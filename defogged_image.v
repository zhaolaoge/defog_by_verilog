==> flow/design.v <==
module	defogged_image(
	input	clk,
	input	nrst,
	input	hsync,
	input	vsync,
	input	en,
	input	[7:0]	r,
	input	[7:0]	g,	
	input	[7:0]	b,
	input	[7:0]	t2,
	input	[7:0]	max_of_dark,
	output	[7:0]	defogged_r,
	output	[7:0]	defogged_g,
	output	[7:0]	defogged_b,
	output	o_hsync,
	output	o_vsync,
	output	o_en
);
wire [7:0]  quotient;
divider_for_defog u4(
	.t2(t2),
	.dividend(12'd4080),
	.clk(clk),
	.nrst(nrst),
	.quotient(quotient)
);
reg [7:0] r_r1,r_r2,r_r3,r_r4,r_r5,r_r6,r_r7,r_r8;
reg [7:0] g_r1,g_r2,g_r3,g_r4,g_r5,g_r6,g_r7,g_r8;
reg [7:0] b_r1,b_r2,b_r3,b_r4,b_r5,b_r6,b_r7,b_r8;
always@(posedge clk or negedge nrst)begin
  if(!nrst)begin
    r_r1  <=  8'd0;
    r_r2  <=  8'd0;
    r_r3  <=  8'd0;
    r_r4  <=  8'd0;
    r_r5  <=  8'd0;
    r_r6  <=  8'd0;
    r_r7  <=  8'd0;
    r_r8  <=  8'd0;
    g_r1  <=  8'd0;
    g_r2  <=  8'd0;
    g_r3  <=  8'd0;
    g_r4  <=  8'd0;
    g_r5  <=  8'd0;
    g_r6  <=  8'd0;
    g_r7  <=  8'd0;
    g_r8  <=  8'd0;
    b_r1  <=  8'd0;
    b_r2  <=  8'd0;
    b_r3  <=  8'd0;
    b_r4  <=  8'd0;
    b_r5  <=  8'd0;
    b_r6  <=  8'd0;
    b_r7  <=  8'd0;
    b_r8  <=  8'd0;
  end
  else begin
    r_r1  <=  r;
    r_r2  <=  r_r1;
    r_r3  <=  r_r2;
    r_r4  <=  r_r3;
    r_r5  <=  r_r4;
    r_r6  <=  r_r5;
    r_r7  <=  r_r6;
    r_r8  <=  r_r7;
    g_r1  <=  g;
    g_r2  <=  g_r1;
    g_r3  <=  g_r2;
    g_r4  <=  g_r3;
    g_r5  <=  g_r4;
    g_r6  <=  g_r5;
    g_r7  <=  g_r6;
    g_r8  <=  g_r7;   
    b_r1  <=  b;
    b_r2  <=  b_r1;
    b_r3  <=  b_r2;
    b_r4  <=  b_r3;
    b_r5  <=  b_r4;
    b_r6  <=  b_r5;
    b_r7  <=  b_r6;
    b_r8  <=  b_r7;
  end
end       
reg	[15:0]	out_r,out_g,out_b;
always@(posedge clk or negedge nrst)begin     
	if(!nrst)begin
		out_r	<=	16'd0;
		out_g	<=	16'd0;
		out_b	<=	16'd0;
	end
	else begin
		out_r	<=	((max_of_dark - r_r8) * quotient);
		out_g	<=	((max_of_dark - g_r8) * quotient);
		out_b	<=	((max_of_dark - b_r8) * quotient);
	end
end
assign defogged_r	=	({4'h0,max_of_dark} >= out_r[15:4]) ? (max_of_dark - out_r[11:4]) : 8'd0;
assign defogged_g	=	({4'h0,max_of_dark} >= out_g[15:4]) ? (max_of_dark - out_g[11:4]) : 8'd0;
assign defogged_b	=	({4'h0,max_of_dark} >= out_b[15:4]) ? (max_of_dark - out_b[11:4]) : 8'd0;
reg hsync_r0,vsync_r0,en_r0,hsync_r1,vsync_r1,en_r1,hsync_r2,vsync_r2,en_r2,hsync_r3,vsync_r3,en_r3;
reg hsync_r4,vsync_r4,en_r4,hsync_r5,vsync_r5,en_r5,hsync_r6,vsync_r6,en_r6,hsync_r7,vsync_r7,en_r7;
reg hsync_r8,vsync_r8,en_r8;
always@(posedge clk or negedge nrst)begin
	if(!nrst)begin
		hsync_r0	<=	1'b0;
		vsync_r0	<=	1'b0;
		en_r0	<=	1'b0;
		hsync_r1	<=	1'b0;
		vsync_r1	<=	1'b0;
		en_r1	<=	1'b0;
		hsync_r2	<=	1'b0;
		vsync_r2	<=	1'b0;
		en_r2	<=	1'b0;
		hsync_r3	<=	1'b0;
		vsync_r3	<=	1'b0;
		en_r3	<=	1'b0;
		hsync_r4	<=	1'b0;
		vsync_r4	<=	1'b0;
		en_r4	<=	1'b0;
		hsync_r5	<=	1'b0;
		vsync_r5	<=	1'b0;
		en_r5	<=	1'b0;
		hsync_r6	<=	1'b0;
		vsync_r6	<=	1'b0;
		en_r6	<=	1'b0;
		hsync_r7	<=	1'b0;
		vsync_r7	<=	1'b0;
		en_r7	<=	1'b0;
		hsync_r8	<=	1'b0;
		vsync_r8	<=	1'b0;
		en_r8	<=	1'b0;		
	end
	else begin
		hsync_r0	<=	hsync;
		vsync_r0	<=	vsync;
		en_r0	<=	en;
		hsync_r1	<=	hsync_r0;
		vsync_r1	<=	vsync_r0;
		en_r1	<=	en_r0;
		hsync_r2	<=	hsync_r1;
		vsync_r2	<=	vsync_r1;
		en_r2	<=	en_r1;
		hsync_r3	<=	hsync_r2;
		vsync_r3	<=	vsync_r2;
		en_r3	<=	en_r2;
		hsync_r4	<=	hsync_r3;
		vsync_r4	<=	vsync_r3;
		en_r4	<=	en_r3;
		hsync_r5	<=	hsync_r4;
		vsync_r5	<=	vsync_r4;
		en_r5	<=	en_r4;
		hsync_r6	<=	hsync_r5;
		vsync_r6	<=	vsync_r5;
		en_r6	<=	en_r5;
		hsync_r7	<=	hsync_r6;
		vsync_r7	<=	vsync_r6;
		en_r7	<=	en_r6;
		hsync_r8	<=	hsync_r7;
		vsync_r8	<=	vsync_r7;
		en_r8	<=	en_r7;				
	end
end
assign	o_hsync	=	hsync_r8;
assign	o_vsync	=	vsync_r8;
assign	o_en	=	en_r8;
endmodule
module divider_for_defog(
	input	[7:0]	t2,
	input	[11:0]	dividend,
	input	clk,
	input	nrst,
	output	[7:0]	quotient
);
reg	[8:0]	step1,step2,step3,step4,step5,step6,step7,step8;
reg	[7:0]	results1,results2,results3,results4,results5,results6,results7,results8;
reg	[7:0]	t2_r1,t2_r2,t2_r3,t2_r4,t2_r5,t2_r6,t2_r7,t2_r8;
always@(posedge clk or negedge nrst)begin
	if(!nrst)	begin
		step1	<=	8'd0;
		results1	<=	8'd0;
		t2_r1	<=	8'd0;
	end
	else if(t2	>=	8'd128)begin
		step1	<=	(dividend[11:4]	>=	t2)	?	(dividend[11:4]	-	t2)	:	dividend[11:4];
		results1	<=	(dividend[11:4]	>=	t2)	?	1'b1	:	1'b0;
		t2_r1	<=	t2;
	end
	else if(t2	>=	8'd64)begin
		step1	<=	(dividend[11:5]	>=	t2)	?	(dividend[11:5]	-	t2)	:	dividend[11:5];
		results1	<=	(dividend[11:5]	>=	t2)	?	1'b1	:	1'b0;
		t2_r1	<=	t2;
	end
	else if(t2	>=	8'd32)begin
		step1	<=	(dividend[11:6]	>=	t2)	?	(dividend[11:6]	-	t2)	:	dividend[11:6];
		results1	<=	(dividend[11:6]	>=	t2)	?	1'b1	:	1'b0;
		t2_r1	<=	t2;		
	end
	else begin
		step1	<=	(dividend[11:7]	>=	t2)	?	(dividend[11:7]	-	t2)	:	dividend[11:7];
		results1	<=	(dividend[11:7]	>=	t2)	?	1'b1	:	1'b0;
		t2_r1	<=	t2;		
	end
end
always@(posedge clk or negedge nrst)begin
	if(!nrst)	begin
		step2	<=	8'd0;
		results2	<=	8'd0;
		t2_r2	<=	8'd0;
	end
	else if(t2_r1	>=	8'd128)begin
		step2	<=	({step1,dividend[3]}	>=	t2_r1)	?	({step1,dividend[3]}	-	t2_r1)	:	{step1,dividend[3]};
		results2	<=	({step1,dividend[3]}	>=	t2_r1)	?	(results1 << 1)+1'b1	:	(results1 << 1)+1'b0;
		t2_r2	<=	t2_r1;
	end
	else if(t2_r1	>=	8'd64)begin
		step2	<=	({step1,dividend[4]}	>=	t2_r1)	?	({step1,dividend[4]}	-	t2_r1)	:	{step1,dividend[4]};
		results2	<=	({step1,dividend[4]}	>=	t2_r1)	?	(results1 << 1)+1'b1	:	(results1 << 1)+1'b0;
		t2_r2	<=	t2_r1;
	end
	else if(t2_r1	>=	8'd32)begin
		step2	<=	({step1,dividend[5]}	>=	t2_r1)	?	({step1,dividend[5]}	-	t2_r1)	:	{step1,dividend[5]};
		results2	<=	({step1,dividend[5]}	>=	t2_r1)	?	(results1 << 1)+1'b1	:	(results1 << 1)+1'b0;
		t2_r2	<=	t2_r1;	
	end
	else begin
		step2	<=	({step1,dividend[6]}	>=	t2_r1)	?	({step1,dividend[6]}	-	t2_r1)	:	{step1,dividend[6]};
		results2	<=	({step1,dividend[6]}	>=	t2_r1)	?	(results1 << 1)+1'b1	:	(results1 << 1)+1'b0;
		t2_r2	<=	t2_r1;	
	end
end
always@(posedge clk or negedge nrst)begin
	if(!nrst)	begin
		step3	<=	8'd0;
		results3	<=	8'd0;
		t2_r3	<=	8'd0;
	end
	else if(t2_r2	>=	8'd128)begin
		step3	<=	({step2,dividend[2]}	>=	t2_r2)	?	({step2,dividend[2]}	-	t2_r2)	:	{step2,dividend[2]};
		results3	<=	({step2,dividend[2]}	>=	t2_r2)	?	(results2 << 1)+1'b1	:	(results2 << 1)+1'b0;
		t2_r3	<=	t2_r2;
	end
	else if(t2_r2	>=	8'd64)begin
		step3	<=	({step2,dividend[3]}	>=	t2_r2)	?	({step2,dividend[3]}	-	t2_r2)	:	{step2,dividend[3]};
		results3	<=	({step2,dividend[3]}	>=	t2_r2)	?	(results2 << 1)+1'b1	:	(results2 << 1)+1'b0;
		t2_r3	<=	t2_r2;
	end
	else if(t2_r2	>=	8'd32)begin
		step3	<=	({step2,dividend[4]}	>=	t2_r2)	?	({step2,dividend[4]}	-	t2_r2)	:	{step2,dividend[4]};
		results3	<=	({step2,dividend[4]}	>=	t2_r2)	?	(results2 << 1)+1'b1	:	(results2 << 1)+1'b0;
		t2_r3	<=	t2_r2;
	end
	else begin
		step3	<=	({step2,dividend[5]}	>=	t2_r2)	?	({step2,dividend[5]}	-	t2_r2)	:	{step2,dividend[5]};
		results3	<=	({step2,dividend[5]}	>=	t2_r2)	?	(results2 << 1)+1'b1	:	(results2 << 1)+1'b0;
		t2_r3	<=	t2_r2;
	end
end
always@(posedge clk or negedge nrst)begin
	if(!nrst)	begin
		step4	<=	8'd0;
		results4	<=	8'd0;
		t2_r4	<=	8'd0;
	end
	else if(t2_r3	>=	8'd128)begin
		step4	<=	({step3,dividend[1]}	>=	t2_r3)	?	({step3,dividend[1]}	-	t2_r3)	:	{step3,dividend[1]};
		results4	<=	({step3,dividend[1]}	>=	t2_r3)	?	(results3 << 1)+1'b1	:	(results3 << 1)+1'b0;
		t2_r4	<=	t2_r3;
	end
	else if(t2_r3	>=	8'd64)begin
		step4	<=	({step3,dividend[2]}	>=	t2_r3)	?	({step3,dividend[2]}	-	t2_r3)	:	{step3,dividend[2]};
		results4	<=	({step3,dividend[2]}	>=	t2_r3)	?	(results3 << 1)+1'b1	:	(results3 << 1)+1'b0;
		t2_r4	<=	t2_r3;
	end
	else if(t2_r3	>=	8'd32)begin
		step4	<=	({step3,dividend[3]}	>=	t2_r3)	?	({step3,dividend[3]}	-	t2_r3)	:	{step3,dividend[3]};
		results4	<=	({step3,dividend[3]}	>=	t2_r3)	?	(results3 << 1)+1'b1	:	(results3 << 1)+1'b0;
		t2_r4	<=	t2_r3;
	end
	else begin
		step4	<=	({step3,dividend[4]}	>=	t2_r3)	?	({step3,dividend[4]}	-	t2_r3)	:	{step3,dividend[4]};
		results4	<=	({step3,dividend[4]}	>=	t2_r3)	?	(results3 << 1)+1'b1	:	(results3 << 1)+1'b0;
		t2_r4	<=	t2_r3;
	end
end
always@(posedge clk or negedge nrst)begin
	if(!nrst)	begin
		step5	<=	8'd0;
		results5	<=	8'd0;
		t2_r5	<=	8'd0;
	end
	else if(t2_r4	>=	8'd128)begin
		step5	<=	({step4,dividend[0]}	>=	t2_r4)	?	({step4,dividend[0]}	-	t2_r4)	:	{step4,dividend[0]};
		results5	<=	({step4,dividend[0]}	>=	t2_r4)	?	(results4 << 1)+1'b1	:	(results4 << 1)+1'b0;
		t2_r5	<=	t2_r4;
	end
	else if(t2_r4	>=	8'd64)begin
		step5	<=	({step4,dividend[1]}	>=	t2_r4)	?	({step4,dividend[1]}	-	t2_r4)	:	{step4,dividend[1]};
		results5	<=	({step4,dividend[1]}	>=	t2_r4)	?	(results4 << 1)+1'b1	:	(results4 << 1)+1'b0;
		t2_r5	<=	t2_r4;
	end
	else if(t2_r4	>=	8'd32)begin
		step5	<=	({step4,dividend[2]}	>=	t2_r4)	?	({step4,dividend[2]}	-	t2_r4)	:	{step4,dividend[2]};
		results5	<=	({step4,dividend[2]}	>=	t2_r4)	?	(results4 << 1)+1'b1	:	(results4 << 1)+1'b0;
		t2_r5	<=	t2_r4;
	end
	else begin
		step5	<=	({step4,dividend[3]}	>=	t2_r4)	?	({step4,dividend[3]}	-	t2_r4)	:	{step4,dividend[3]};
		results5	<=	({step4,dividend[3]}	>=	t2_r4)	?	(results4 << 1)+1'b1	:	(results4 << 1)+1'b0;
		t2_r5	<=	t2_r4;
	end
end
always@(posedge clk or negedge nrst)begin
	if(!nrst)	begin
		step6	<=	8'd0;
		results6	<=	8'd0;
		t2_r6	<=	8'd0;
	end
	else if(t2_r5	>=	8'd128)begin
		step6	<=	9'd0;
		results6	<=	results5;
		t2_r6	<=	t2_r5;
	end
	else if(t2_r5	>=	8'd64)begin
		step6	<=	({step5,dividend[0]}	>=	t2_r5)	?	({step5,dividend[0]}	-	t2_r5)	:	{step5,dividend[0]};
		results6	<=	({step5,dividend[0]}	>=	t2_r5)	?	(results5 << 1)+1'b1	:	(results5 << 1)+1'b0;
		t2_r6	<=	t2_r5;
	end
	else if(t2_r5	>=	8'd32)begin
		step6	<=	({step5,dividend[1]}	>=	t2_r5)	?	({step5,dividend[1]}	-	t2_r5)	:	{step5,dividend[1]};
		results6	<=	({step5,dividend[1]}	>=	t2_r5)	?	(results5 << 1)+1'b1	:	(results5 << 1)+1'b0;
		t2_r6	<=	t2_r5;
	end
	else begin
		step6	<=	({step5,dividend[2]}	>=	t2_r5)	?	({step5,dividend[2]}	-	t2_r5)	:	{step5,dividend[2]};
		results6	<=	({step5,dividend[2]}	>=	t2_r5)	?	(results5 << 1)+1'b1	:	(results5 << 1)+1'b0;
		t2_r6	<=	t2_r5;
	end
end
always@(posedge clk or negedge nrst)begin
	if(!nrst)	begin
		step7	<=	8'd0;
		results7	<=	8'd0;
		t2_r7	<=	8'd0;
	end
	else if(t2_r6	>=	8'd128)begin
		step7	<=	9'd0;
		results7	<=	results6;
		t2_r7	<=	t2_r6;
	end
	else if(t2_r6	>=	8'd64)begin
		step7	<=	9'd0;
		results7	<=	results6;
		t2_r7	<=	t2_r6;
	end
	else if(t2_r6	>=	8'd32)begin
		step7	<=	({step6,dividend[0]}	>=	t2_r6)	?	({step6,dividend[0]}	-	t2_r6)	:	{step6,dividend[0]};
		results7	<=	({step6,dividend[0]}	>=	t2_r6)	?	(results6 << 1)+1'b1	:	(results6 << 1)+1'b0;
		t2_r7	<=	t2_r6;
	end
	else begin
		step7	<=	({step6,dividend[1]}	>=	t2_r6)	?	({step6,dividend[1]}	-	t2_r6)	:	{step6,dividend[1]};
		results7	<=	({step6,dividend[1]}	>=	t2_r6)	?	(results6 << 1)+1'b1	:	(results6 << 1)+1'b0;
		t2_r7	<=	t2_r6;
	end
end
always@(posedge clk or negedge nrst)begin
	if(!nrst)	begin
		step8	<=	8'd0;
		results8	<=	8'd0;
		t2_r8	<=	8'd0;
	end
	else if(t2_r7	>=	8'd128)begin
		step8	<=	9'd0;
		results8	<=	results7;
		t2_r8	<=	t2_r7;
	end
	else if(t2_r7	>=	8'd64)begin
		step8	<=	9'd0;
		results8	<=	results7;
		t2_r8	<=	t2_r7;
	end
	else if(t2_r7	>=	8'd32)begin
		step8	<=	9'd0;
		results8	<=	results7;
		t2_r8	<=	t2_r7;
	end
	else begin
		step8	<=	({step7,dividend[0]}	>=	t2_r7)	?	({step7,dividend[0]}	-	t2_r7)	:	{step7,dividend[0]};
		results8	<=	({step7,dividend[0]}	>=	t2_r7)	?	(results7 << 1)+1'b1	:	(results7 << 1)+1'b0;
		t2_r8	<=	t2_r7;
	end
end
assign	quotient	=	results8;
endmodule
# Step by step through the tools: defogged_image
# The steps from the RTL of defogged_image to its reports follow in flow order.
# Lines are those of the file above, counted from 1.
# Cell names lack the library's common part.
# Not given: -
# design
top	defogged_image
clock	clk
library	sky130hd
lib_corner	tt_025C_1v80

# After elaboration
# Counts by Yosys on the flattened word-level netlist (proc, flatten, opt, wreduce; memories kept). Register bits leave out memories and registers merged into their read ports (data or address); mux counts leave out enables and synchronous resets folded into registers. Print and check cells are left out. Cells with the same type and inputs are merged into one.
# bits
reg_bits	435
inputBits	45
out_inout_bits	27
wordCells	194
# classes
add_sub_neg	26
n_mul	3
cmp	32
muxes	57
# op_table
op	count
multiplier 16 x 8 -> 16 bit	3
two-way mux 9 bit	25
two-way mux 8 bit	13
>= comparator 10 x 8 -> 1 bit	10
subtractor 9 x 8 -> 9 bit	9
>= comparator 8 bit (second input constant)	7
>= comparator 8 x 7 -> 1 bit (second input constant)	5
>= comparator 8 x 12 -> 1 bit	3
two-way mux 7 bit	5
adder 8 x 1 -> 8 bit (second input constant)	4
subtractor 8 x 8 -> 9 bit	3
>= comparator 8 x 6 -> 1 bit (second input constant)	3
subtractor 8 bit	3
two-way mux 6 bit	2
two-way mux 5 bit	2
subtractor 5 x 8 -> 9 bit (first input constant)	1
subtractor 6 x 8 -> 9 bit (first input constant)	1
subtractor 7 x 8 -> 9 bit (first input constant)	1
subtractor 8 x 8 -> 9 bit (first input constant)	1
two-way mux 3 bit	3
>= comparator 5 x 8 -> 1 bit (first input constant)	1
>= comparator 6 x 8 -> 1 bit (first input constant)	1
>= comparator 7 x 8 -> 1 bit (first input constant)	1
>= comparator 8 bit (first input constant)	1
adder 7 x 1 -> 7 bit (second input constant)	1
two-way mux 1 bit	7
adder 4 x 1 -> 5 bit (second input constant)	1
adder 2 x 1 -> 3 bit (second input constant)	1

# Logic depth
# Yosys ltp: most cells in a row. Word level: on the elaborated netlist, between registers, memories and ports. Mapped: between sequential cells and ports; inverters and the memories' decode and read muxes count.
# depth
ltp_word	5
ABC_AREA	0
depth_mapped	24
ltp_nobuf	24

# Netlist
# Source: synth_stat.txt of the flow (Yosys; design flattened, memories mapped). It holds for the ABC_AREA given above (unset counts as 0); a run with the other value may have another netlist.
# synth_totals
cells	2342
yosys_area_um2	24935.2
seq_area_um2	10259.8
flip_flops	410
buffers	45
# types
cell	count	area_total_um2
dfrtp_1	410	1.03E+04
fa_1	186	3.72E+03
ha_1	175	2189.6
inv_1	388	1.46E+03
xnor2_1	85	744.464
nand2_1	167	626.851
and2_1	88	550.528
a21oi_1	99	495.475
nor2_1	104	390.374
nor2b_1	59	369.104
o21ai_0	62	310.298
mux2_2	25	281.52
nand2b_1	41	256.496
xor2_1	29	253.994
mux2i_1	25	250.24
nor3_1	45	225.216
a21o_1	26	195.187
o21a_1	26	195.187
# Other cell types: 53; their cells: 302.
# The figures by module come from a second, unflattened synthesis with its own total; it is not the netlist above.
# hier_totals
cells_unflattened	3113
hier_area_um2	30646.9
# Each row is one instance without its submodules.
# modules
module	instances	n_cells	mod_area_um2	mod_seq_area_um2
defogged_image	1	1513	16666.0	6381.1
divider_for_defog	1	1600	13980.9	3878.7

# Timing after synthesis
# Source: OpenSTA report_checks on the synthesized netlist (no wires, ideal clock, input and output delay 20% of the period each), path of least setup slack; recovery checks are left aside. Register names are those of the netlist, which keeps one name where synthesis merged equal registers.
# synth_timing
kind	input to register
start	input port max_of_dark[1]
end	register out_r[15]
tclk_ns	7.57
in_delay_ns	1.514
setup_time_ns	0.134
launch_ns	1.514
t_arrival_ns	6.559
required_ns	7.436
slack_ns	0.877
delay_ns	5.179
path_stages	20
n_path_buf	0
synth_period_reached_ns	6.693
# "delay_ns" = arrival - input delay + setup time.
# "path_stages": output pins that drive a net of the path, with the launching flip-flop's if there is one; two outputs of one cell count as two.
# "synth_period_reached_ns" is the clock period less the worst setup slack; recovery checks do not enter. This is arithmetic on one report: input and output delays are still those of the set period (20% each).
# Between the ends stands the longest chain of elaborated cells between them, by number of cells; it is not shown to be the way that was timed. Of several equally long chains one is given.
# Each line given opens the expression or statement behind the cell; cells for indexed reads and writes are added by Yosys, which also makes memories of some case tables.
# synth_via
path_cell_list	ha_1 > nor2b_1 > o21ai_1 > a21boi_1 > o21a_1 > o41ai_4 > mux2_2 > fa_1 > inv_1 > fa_1 > fa_1 > inv_1 > fa_1 > inv_1 > ha_1 > o21ai_0 > a21oi_1 > o21a_1 > o22ai_1 > xnor3_1
elab_chain_cells	2
cone_cells	2
lines_between	1
cone_classes	add/sub: 1; mul: 1
# synth_lines
item	line	source
start: declaration	11	input [7:0] max_of_dark,
subtractor 8 x 8 -> 9 bit	92	out_r <= ((max_of_dark - r_r8) * quotient);
multiplier 16 x 8 -> 16 bit	92
end: assignment	87	out_r <= 16'd0;
end: assignment	92
end: declaration	84	reg [15:0] out_r,out_g,out_b;

# Worst path after layout
# Path of least setup slack in the final report of flow run 1 (OpenROAD, finished layout, wires in). Where an end is a register, its clock arrival counts in the times.
# layout_timing
kind	input to register
start	input port max_of_dark[0]
end	register out_r[14]
tclk_ns	6.66
in_delay_ns	1.33
setup_time_ns	0.08
launch_ns	1.33
t_arrival_ns	6.50
required_ns	7.15
slack_ns	0.65
path_stages	23
n_path_buf	2
# Between the ends stands the longest chain of elaborated cells between them, by number of cells; it is not shown to be the way that was timed. Of several equally long chains one is given.
# layout_via
path_cell_list	buf_8 > clkinvlp_4 > buf_6 > ha_4 > fa_2 > nor2b_4 > o2111ai_2 > nand3_2 > nor2_4 > xnor2_4 > and2_4 > fa_1 > fa_1 > fa_1 > inv_2 > fa_1 > inv_2 > ha_4 > o2111ai_2 > o211ai_1 > a31o_2 > a21oi_2 > xnor2_1
elab_chain_cells	2
cone_cells	2
lines_between	1
cone_classes	add/sub: 1; mul: 1
# layout_lines
item	line	source
start: declaration	11	input [7:0] max_of_dark,
subtractor 8 x 8 -> 9 bit	92	out_r <= ((max_of_dark - r_r8) * quotient);
multiplier 16 x 8 -> 16 bit	92
end: assignment	87	out_r <= 16'd0;
end: assignment	92
end: declaration	84	reg [15:0] out_r,out_g,out_b;

# Top module defogged_image; platform sky130hd; tools Yosys and OpenROAD; 2 stored runs in no particular order. Input and output delays are each 20% of the period that was set; the output load is 0.01 pF.
# "achieved_clock_period_ns" is the run's clock period less its worst setup slack. It is reckoned from that one timing run; input and output delays stay at 20% of the period that was set.
# By "worst_path_ns" is meant the share of the clock period that the worst setup path is allowed (20% is reserved at inputs, 20% at outputs), minus its slack. Clock arrival times at its registers enter into it.
# Among the settings, -- means not set for that run.
setting or result,flow run 1,flow run 2
period_ns,6.66,10.2
CORE_UTILIZATION,53,53
SETUP_SLACK_MARGIN,1.91,-0.24
PLACE_DENSITY,0.42,--
HOLD_SLACK_MARGIN,0.16,--
CORE_ASPECT_RATIO,0.69,1.38
CORE_MARGIN,4,6
GPL_TIMING_DRIVEN,0,1
CTS_CLUSTER_DIAMETER,349,--
SLEW_MARGIN,5,20
MAX_ROUTING_LAYER,met5,--
CAP_MARGIN,20,20
PLACE_DENSITY_LB_ADDON,--,0.06
CELL_PAD_IN_SITES_GLOBAL_PLACEMENT,--,2
CELL_PAD_IN_SITES_DETAIL_PLACEMENT,--,1
ABC_AREA,--,0
CTS_CLUSTER_SIZE,--,10
MIN_ROUTING_LAYER,--,met2
yosys.chip_area_um2,24935.2,24935.2
design.die.area_um2,50641.7,52464.5
worst_setup_slack_ns,0.647,2.023
setupTns_ns,0.000,0.000
holdWs_ns,0.328,0.345
worst_path_ns,4.68,6.14
worst_path_kind,input to register,input to register
stdcell_area_um2,30440.4,27705.3
layout_utilization_pct,66.0,60.2
achieved_clock_period_ns,6.013,8.177
