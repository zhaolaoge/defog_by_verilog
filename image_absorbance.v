==> flow/design.v <==
module image_absorbance(
	input	clk,
	input	nrst,
	input	hsync,
	input	vsync,
	input	en,
	input	[7:0]	in_data,
	output	o_hsync,
	output	o_vsync,
	output	o_en,
	output	[7:0]	out_data
);
localparam [15:0]	defog_factor = 16'd167;    
localparam [15:0]	global_average_factor = 16'd26;
reg	[15:0]	t1,t2;
always@(posedge clk or negedge nrst)begin
	if(!nrst)begin
		t1	<=	16'd0;
		t2	<=	16'd0;
	end
	else begin
		t1	<=	16'd255 - ((defog_factor * in_data )>> 8);
		t2	<=	global_average_factor; 
	end
end
assign out_data	=	(t1 >= t2)	?	t1[7:0]:t2[7:0] ;
reg hsync_r,vsync_r,en_r;
always@(posedge clk or negedge nrst)begin
	if(!nrst)begin
		hsync_r	<=	1'b0;
		vsync_r	<=	1'b0;
		en_r	<=	1'b0;
	end
	else begin
		hsync_r	<=	hsync;
		vsync_r	<=	vsync;
		en_r	<=	en;
	end
end
assign o_hsync	=	hsync_r;
assign o_vsync	=	vsync_r;
assign o_en		=	en_r;
endmodule
# Tool chain data of image_absorbance
# Tool output for the design above, in the order of the flow.
# Lines are those of the file above, counted from 1.
# Operators: Yosys type, input widths -> output width; for muxes data width and select width s.
# Not given: --
[design]
top_module = "image_absorbance"
clock_port = "clk"
library = "sky130hd"
lib_corner = "tt_025C_1v80"

# After elaboration
# Source: Yosys, flattened and elaborated, memories not mapped. Widths are those after wreduce; folded enables and synchronous resets count as part of the registers. Registers that Yosys merges into a memory's read port (data or address) are not register bits. Print and check cells do not count. Equal cells are merged and count once.
[classes]
n_addsub = 1
mul = 1
cmp = 1
mux = 1
[op_table]
columns = ["operator", "n"]
rows = [
  ["$mul 8x8->16 const A", 1],
  ["$ge 16x5->1", 1],
  ["$sub 8x8->9 const A", 1],
  ["$mux 8", 1],
]
[bits]
ff_bits = 13
in_bits = 13
output_inout_bits = 11
wordCells = 9

# Depth
# Longest topological path by Yosys (ltp), each cell counted once; first at word level (registers and memories cut), then after technology mapping (sequential cells cut; the memories' decode and read muxes count).
[depth]
ltp_word = 2
abc_area = 0
mapped_depth = 14
ltp_nobuf = 14

# After synthesis
# The flow's flattened synthesis, as Yosys stat reports it; memories are mapped. The netlist is that of the ABC_AREA named above (0 if unset); the other value can give another one.
# Totals and module areas in this step are rounded.
[by_type]
columns = ["cell_type", "n", "type_area_um2"]
rows = [
  ["sky130_fd_sc_hd__ha_1", 46, 575.552],
  ["sky130_fd_sc_hd__dfrtp_1", 12, 300.288],
  ["sky130_fd_sc_hd__fa_1", 11, 220.211],
  ["sky130_fd_sc_hd__inv_1", 30, 112.608],
  ["sky130_fd_sc_hd__a21oi_1", 7, 35.034],
  ["sky130_fd_sc_hd__xnor2_1", 4, 35.034],
  ["sky130_fd_sc_hd__mux2_4", 2, 30.029],
  ["sky130_fd_sc_hd__xor2_1", 3, 26.275],
  ["sky130_fd_sc_hd__and2_1", 3, 18.768],
  ["sky130_fd_sc_hd__a21oi_2", 2, 17.517],
  ["sky130_fd_sc_hd__o21ai_1", 3, 15.014],
  ["sky130_fd_sc_hd__o221ai_2", 1, 15.014],
  ["sky130_fd_sc_hd__a211oi_2", 1, 12.512],
  ["sky130_fd_sc_hd__nand2b_1", 2, 12.512],
  ["sky130_fd_sc_hd__nor2b_1", 2, 12.512],
  ["sky130_fd_sc_hd__clkbuf_1", 3, 11.261],
  ["sky130_fd_sc_hd__nor2_1", 3, 11.261],
  ["sky130_fd_sc_hd__mux2i_1", 1, 10.01],
]
# Other cell types: 21; their cells: 23.
[synth_totals]
cells = 159
synth_area_mm2 = 0.001619
sequential_area_mm2 = 0.0003003
ff_cells = 12
n_buf = 3

# Path before layout
# Path of least setup slack by OpenSTA after synthesis, without wires, with an ideal clock, recovery checks aside; 20% of the period is set as input and as output delay. Where synthesis merged equal registers, the netlist keeps one of their names.
[synth_path]
path_kind = "input to register"
startpoint = "in in_data[5]"
endpoint = "reg t1[6]"
clock_period_ps = 4120
input_delay_ps = 824
setup_ps = 123
launch_ps = 824
t_arrival_ps = 4126
t_required_ps = 3997
setup_slack_ps = -129
delay_ps = 3425
driving_pins = 14
n_path_buf = 0
period_less_setup_slack_ps = 4249
# "delay_ps" = arrival - input delay + setup time.
# "driving_pins": output pins that drive a net of the path, with the launching flip-flop's if there is one; two outputs of one cell count as two.
# "period_less_setup_slack_ps" is the clock period less the worst setup slack; recovery checks do not enter. This is arithmetic on one report: input and output delays are still those of the set period (20% each).
# Between the ends stands the longest chain of elaborated cells between them, by number of cells; it is not shown to be the way that was timed. Of several equally long chains one is given.
# Each line given opens the expression or statement behind the cell; cells for indexed reads and writes are added by Yosys, which also makes memories of some case tables.
[synth_between]
path_cell_list = "sky130_fd_sc_hd__fa_1 sky130_fd_sc_hd__inv_1 sky130_fd_sc_hd__fa_1 sky130_fd_sc_hd__inv_1 sky130_fd_sc_hd__fa_1 sky130_fd_sc_hd__inv_1 sky130_fd_sc_hd__fa_1 sky130_fd_sc_hd__inv_1 sky130_fd_sc_hd__ha_1 sky130_fd_sc_hd__and3_1 sky130_fd_sc_hd__and2_1 sky130_fd_sc_hd__a211oi_2 sky130_fd_sc_hd__o21bai_1 sky130_fd_sc_hd__xnor2_1"
elab_chain_cells = 2
cone_cells = 2
cone_lines = 1
cone_classes = "add/sub (1); mul (1)"
[synth_rtl]
columns = ["element", "line_no", "source"]
rows = [
  ["start: declaration", 7, "input [7:0] in_data,"],
  ["$mul 8x8->16", 22, "t1 <= 16'd255 - ((defog_factor * in_data )>> 8);"],
  ["$sub 8x8->9", 22, ""],
  ["end: assignment", 18, "t1 <= 16'd0;"],
  ["end: assignment", 22, ""],
  ["end: declaration", 15, "reg [15:0] t1,t2;"],
]

# Path in the finished layout
# Path of least setup slack in the final report of flow run A (OpenROAD, finished layout, wires in). Where an end is a register, its clock arrival counts in the times.
# The path's times are printed in steps of 10 ps; the period is the one set.
[layout_path]
path_kind = "input to register"
startpoint = "in in_data[6]"
endpoint = "reg t1[6]"
clock_period_ps = 8050
input_delay_ps = 1610
setup_ps = 110
launch_ps = 1610
t_arrival_ps = 5670
t_required_ps = 8200
setup_slack_ps = 2540
driving_pins = 15
n_path_buf = 1
# Between the ends stands the longest chain of elaborated cells between them, by number of cells; it is not shown to be the way that was timed. Of several equally long chains one is given.
[layout_between]
path_cell_list = "sky130_fd_sc_hd__clkdlybuf4s50_1 sky130_fd_sc_hd__fa_1 sky130_fd_sc_hd__inv_1 sky130_fd_sc_hd__fa_1 sky130_fd_sc_hd__inv_1 sky130_fd_sc_hd__fa_1 sky130_fd_sc_hd__inv_1 sky130_fd_sc_hd__fa_1 sky130_fd_sc_hd__inv_1 sky130_fd_sc_hd__ha_1 sky130_fd_sc_hd__and3_1 sky130_fd_sc_hd__and2_1 sky130_fd_sc_hd__a211oi_2 sky130_fd_sc_hd__o21bai_1 sky130_fd_sc_hd__xnor2_1"
elab_chain_cells = 2
cone_cells = 2
cone_lines = 1
cone_classes = "add/sub (1); mul (1)"
[layout_rtl]
columns = ["element", "line_no", "source"]
rows = [
  ["start: declaration", 7, "input [7:0] in_data,"],
  ["$mul 8x8->16", 22, "t1 <= 16'd255 - ((defog_factor * in_data )>> 8);"],
  ["$sub 8x8->9", 22, ""],
  ["end: assignment", 18, "t1 <= 16'd0;"],
  ["end: assignment", 22, ""],
  ["end: declaration", 15, "reg [15:0] t1,t2;"],
]

# Flow measurements of image_absorbance on sky130hd: 2 stored runs with different settings, listed in no order. Input and output delays are each 20% of the period that was set; the output load is 0.01 pF.
# "total_power_uw" rests on the timing tool's default activity at the inputs, not on a simulated workload.
# The measured numbers are rounded.

[[run]]
name = "flow run A"
[run.settings]
period_ns = 8.05
CORE_UTILIZATION = 54
PLACE_DENSITY_LB_ADDON = 0.14
CORE_ASPECT_RATIO = 1.25
CORE_MARGIN = 3
ABC_AREA = 0
CTS_CLUSTER_DIAMETER = 35
SLEW_MARGIN = 20
MAX_ROUTING_LAYER = "met4"
CAP_MARGIN = 20
[run.results]
synthesis_area_mm2 = 0.001619
total_die_area_mm2 = 0.003695
fin_util_pct = 69.5
fin_ws_ps = 2536
total_negative_slack_ps = 0
total_power_uw = 422.7

[[run]]
name = "flow run B"
[run.settings]
period_ns = 5.67
CORE_UTILIZATION = 28
PLACE_DENSITY_LB_ADDON = 0.12
HOLD_SLACK_MARGIN = 0.09
CORE_ASPECT_RATIO = 0.99
ABC_AREA = 0
CTS_CLUSTER_DIAMETER = 49
SLEW_MARGIN = 10
MIN_ROUTING_LAYER = "met1"
MAX_ROUTING_LAYER = "met4"
CAP_MARGIN = 20
CORE_MARGIN = 2
[run.results]
synthesis_area_mm2 = 0.001619
total_die_area_mm2 = 0.006407
fin_util_pct = 35.6
fin_ws_ps = 631
total_negative_slack_ps = 0
total_power_uw = 618.2
